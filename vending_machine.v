==> flow/design.v <==
`timescale 1ns / 1ps
module vending_machine (
  input wire clk,
  input wire reset,
  input wire [3:0] coin_insert,
  input wire [1:0] product_selection,
  input wire cancel_request,
  output reg product_dispensed,
  output reg change_dispensed,
  output reg [3:0] refund_amount
);
  reg [2:0] state;
  reg [3:0] coin_count;
  reg [3:0] total_coin_count;
  reg [3:0] product_price;
  parameter PRICE_A = 5;
  parameter PRICE_B = 10;
  parameter PRICE_C = 15;
  parameter [2:0] IDLE = 3'b000;
  parameter [2:0] WAIT_FOR_AMOUNT = 3'b001;
  parameter [2:0] DISPENSE_PRODUCT = 3'b010;
  parameter [2:0] DISPENSE_CHANGE = 3'b011;
  parameter [2:0] RETURN_AMOUNT = 3'b100;
  parameter [2:0] REFUND_AMOUNT = 3'b101;
  always @(posedge clk or posedge reset) begin
    if (reset) begin
      state <= IDLE;
      coin_count <= 0;
      total_coin_count <= 0;
      product_price <= 0;
      product_dispensed <= 0;
      change_dispensed <= 0;
      refund_amount <= 0;
    end
    else begin
      case (state)
        IDLE:
          begin
            if (product_selection != 2'b00) begin
              case (product_selection)
                2'b01: product_price <= PRICE_A;
                2'b10: product_price <= PRICE_B;
                2'b11: product_price <= PRICE_C;
                default: product_price <= 4'd15;
              endcase
              product_dispensed <= 0;
              change_dispensed <= 0;
              refund_amount <= 0;
              state <= WAIT_FOR_AMOUNT;
            end
            else if (cancel_request) begin
              state <= REFUND_AMOUNT;
            end
          end
        WAIT_FOR_AMOUNT:
          begin
            if (coin_insert != 0) begin
              coin_count <= coin_count + coin_insert;
              total_coin_count <= total_coin_count + coin_insert;
              if (coin_insert >= product_price) begin
                if (coin_insert > product_price)
                  state <= DISPENSE_CHANGE;
                else
                  state <= DISPENSE_PRODUCT;
              end
              else
                state <= WAIT_FOR_AMOUNT;
            end
            else if (cancel_request) begin
              state <= RETURN_AMOUNT;
            end
            else 
                state <= WAIT_FOR_AMOUNT;
          end
        DISPENSE_PRODUCT:
          begin
            product_dispensed <= 1;
            refund_amount <= coin_insert - product_price;
            #40;
            state <= IDLE;
          end
        DISPENSE_CHANGE:
          begin
            product_dispensed <= 1;
            change_dispensed <= 1;
            refund_amount <= coin_insert - product_price;
            #40;
            state <= IDLE;
          end
        RETURN_AMOUNT:
          begin
            refund_amount <= coin_insert;
            #40;
            state <= IDLE;
          end
        REFUND_AMOUNT:
          begin
            refund_amount <= total_coin_count;
            coin_count <= 0;
            #40;
            state <= IDLE;
          end
      endcase
    end
  end
endmodule
From RTL to reports: vending_machine:

Tool output for the design above, in the order of the flow.
Line numbers count from 1 in the design file above.
Cell names lack the library's common part.
A cell with -- has no value.

* design top: vending_machine
* clock port: clk
* library: sky130hd
* timing corner: tt_025C_1v80

Elaborated design:

Source: Yosys, flattened and elaborated, memories not mapped. Widths are those after wreduce. Registers that Yosys merges into a memory's read port (data or address) are not register bits. Print and check cells do not count. Equal cells are merged and count once.

* bits in registers: 17
* input port bits: 9
* output and inout port bits: 6

* add/subtract/negate cells: 2
* magnitude comparators: 2
* eq/ne operators: 9
* multiplexer cells: 13
* reduce/logical cells: 15

Operators with widths (number)
* parallel mux 4 bit (select 4 bit): 1
* AND reduction 2 bit: 6
* 2-to-1 mux 3 bit: 4
* parallel mux 3 bit (select 3 bit): 1
* nonzero test 4 bit: 2
* parallel mux 4 bit (select 2 bit): 1
* nonzero test 2 bit: 3
* == test 3 x 2 -> 1 bit with constant B: 2
* == test 3 bit with constant B: 2
* adder 4 bit: 1
* subtractor 4 bit: 1
* >= comparator 4 bit: 1
* > comparator 4 bit: 1
* OR reduction 4 bit: 1
* 2-to-1 mux 4 bit: 1
* parallel mux 1 bit (select 2 bit): 2
* == test 3 x 1 -> 1 bit with constant B: 1
* != test 3 bit with constant B: 1
* zero test 3 bit: 1
* nonzero test 3 bit: 1
* == test 2 x 1 -> 1 bit with constant B: 1
* == test 2 bit with constant B: 1
* != test 2 bit with constant B: 1
* OR reduction 2 bit: 1
* 2-to-1 mux 2 bit: 1
* 2-to-1 mux 1 bit: 2

Depth:

Depth = most cells in a row (Yosys ltp): at word level without a register or memory, in the mapped netlist without a sequential cell, where the memories' decode and read muxes count.

* depth after elaboration: 5
* ABC_AREA: 0
* mapped depth: 7
* mapped depth without buffers: 7

Synthesis result:

Yosys stat after the flow's synthesis: flattened, memories mapped to cells. It holds for the ABC_AREA given above (unset counts as 0); a run with the other value may have another netlist.

* mapped cells: 98
* synthesis area: 1011.0 µm²
* sequential part of the area: 451.7 µm²
* flip-flops: 18
* buffers: 2

Cells by type
* dfrtp_1: number 17, area in all 425.408 µm²
* ha_1: number 7, area in all 87.584 µm²
* o21ai_0: number 10, area in all 50.048 µm²
* fa_1: number 2, area in all 40.038 µm²
* nand2_1: number 8, area in all 30.029 µm²
* dfstp_2: number 1, area in all 26.275 µm²
* inv_1: number 7, area in all 26.275 µm²
* buf_6: number 2, area in all 22.522 µm²
* nor2_1: number 6, area in all 22.522 µm²
* nand3_1: number 4, area in all 20.019 µm²
* nand2b_1: number 3, area in all 18.768 µm²
* a221oi_1: number 2, area in all 17.517 µm²
* xor2_1: number 2, area in all 17.517 µm²
* a221oi_2: number 1, area in all 15.014 µm²
* and2_1: number 2, area in all 12.512 µm²
* nor2b_1: number 2, area in all 12.512 µm²
* nor4_2: number 1, area in all 12.512 µm²
* mux2_2: number 1, area in all 11.261 µm²

Not listed: further types 19, cells in them 20.

Timing after synthesis:

Source: OpenSTA report_checks on the synthesized netlist (no wires, ideal clock, input and output delay 20% of the period each), path of least setup slack; recovery checks are left aside. Register names are those of the netlist, which keeps one name where synthesis merged equal registers.

* path kind: reg2reg
* start point: register (name not given)
* end point: register refund_amount[2]
* period: 1.47 ns
* launch time at the first pin: 0.000 ns
* data arrival time: 1.394 ns
* required time: 1.339 ns
* setup slack: -0.055 ns
* path delay: 1.525 ns
* stages on the path: 6
* buffers on the path: 0
* period reached after synthesis: 1.525 ns

"path delay" = arrival - input delay + setup time.
"stages on the path": output pins that drive a net of the path, with the launching flip-flop's if there is one; two outputs of one cell count as two.
"period reached after synthesis" = period - worst setup slack (recovery checks aside). The figure is calculated, with input and output delays left at 20% of the set period.
Between the ends stands the longest chain of elaborated cells between them, by number of cells; it is not shown to be the way that was timed. Of several equally long chains one is given.
Each line given opens the expression or statement behind the cell; cells for indexed reads and writes are added by Yosys, which also makes memories of some case tables.
At most two assigning lines are given for a register; there are more.

* cells stage by stage: dfrtp_1 -> ha_1 -> fa_1 -> xnor2_1 -> a222oi_1 -> o21ai_0
* cells in the longest elaborated chain: 2
* elaborated cells on any way between the ends: 2
* those cells by class: add/sub (1); mux (1)

RTL lines, path post-synthesis
* start, declared: RTL line 15
* start, assigned: RTL line 30
* start, assigned: RTL line 41
* subtractor 4 bit: RTL line 86
* parallel mux 4 bit (select 4 bit): RTL line 36 `case (state)`
* end, assigned: RTL line 78
* end, assigned: RTL line 86
* end, declared: RTL line 10 `output reg [3:0] refund_amount`

Timing after layout:

From the final timing report of job 1: the path of least setup slack in the routed layout; clock arrival at registers is part of the times.

* path kind: reg2reg
* start point: register (name not given)
* end point: register refund_amount[1]
* period: 1.64 ns
* launch time at the first pin: 0.30 ns
* data arrival time: 1.71 ns
* required time: 1.83 ns
* setup slack: 0.12 ns
* stages on the path: 6
* buffers on the path: 0

At most two assigning lines are given for a register; there are more.

* cells stage by stage: dfrtp_1 -> ha_2 -> fa_2 -> nor2_1 -> a221oi_2 -> o21ai_1

RTL lines, path after layout
* end, assigned: RTL line 78
* end, assigned: RTL line 86
* end, declared: RTL line 10 `output reg [3:0] refund_amount`

No chain of elaborated cells between the ends is given.

==> results <==
Design vending_machine on sky130hd. What follows are 2 stored runs of the flow, each under its own settings; their order means nothing. The constraints put input and output delay at 20% of the set period each and load the outputs with 0.01 pF.
"period achieved" means the clock period less the worst setup slack. The figure is calculated, with input and output delays left at 20% of the set period.

### Job 1

Settings: `period_ns=1.64`, `SETUP_SLACK_MARGIN=0.06`, `CAP_MARGIN=20`, `CORE_MARGIN=2`, `CORE_UTILIZATION=40`, `SLEW_MARGIN=20`

- Period achieved: 1.524 ns
- Full die area: 2945.8 µm²
- Cell area after synthesis: 1011.0 µm²
- Standard-cell area after routing: 1400.1 µm²
- Worst setup slack after layout: 0.116 ns

### Job 2

Settings: `period_ns=1.4`, `CORE_UTILIZATION=61`, `SETUP_SLACK_MARGIN=0.12`, `PLACE_DENSITY_LB_ADDON=0.14`, `CELL_PAD_IN_SITES_GLOBAL_PLACEMENT=3`, `CELL_PAD_IN_SITES_DETAIL_PLACEMENT=0`, `TNS_END_PERCENT=35`, `GPL_TIMING_DRIVEN=1`, `GPL_ROUTABILITY_DRIVEN=0`, `CTS_CLUSTER_SIZE=11`, `CTS_CLUSTER_DIAMETER=26`, `MIN_ROUTING_LAYER=met2`, `MAX_ROUTING_LAYER=met5`, `CAP_MARGIN=20`, `CORE_MARGIN=2`, `SLEW_MARGIN=20`

Not finished: placement ended with error FLW-0024.
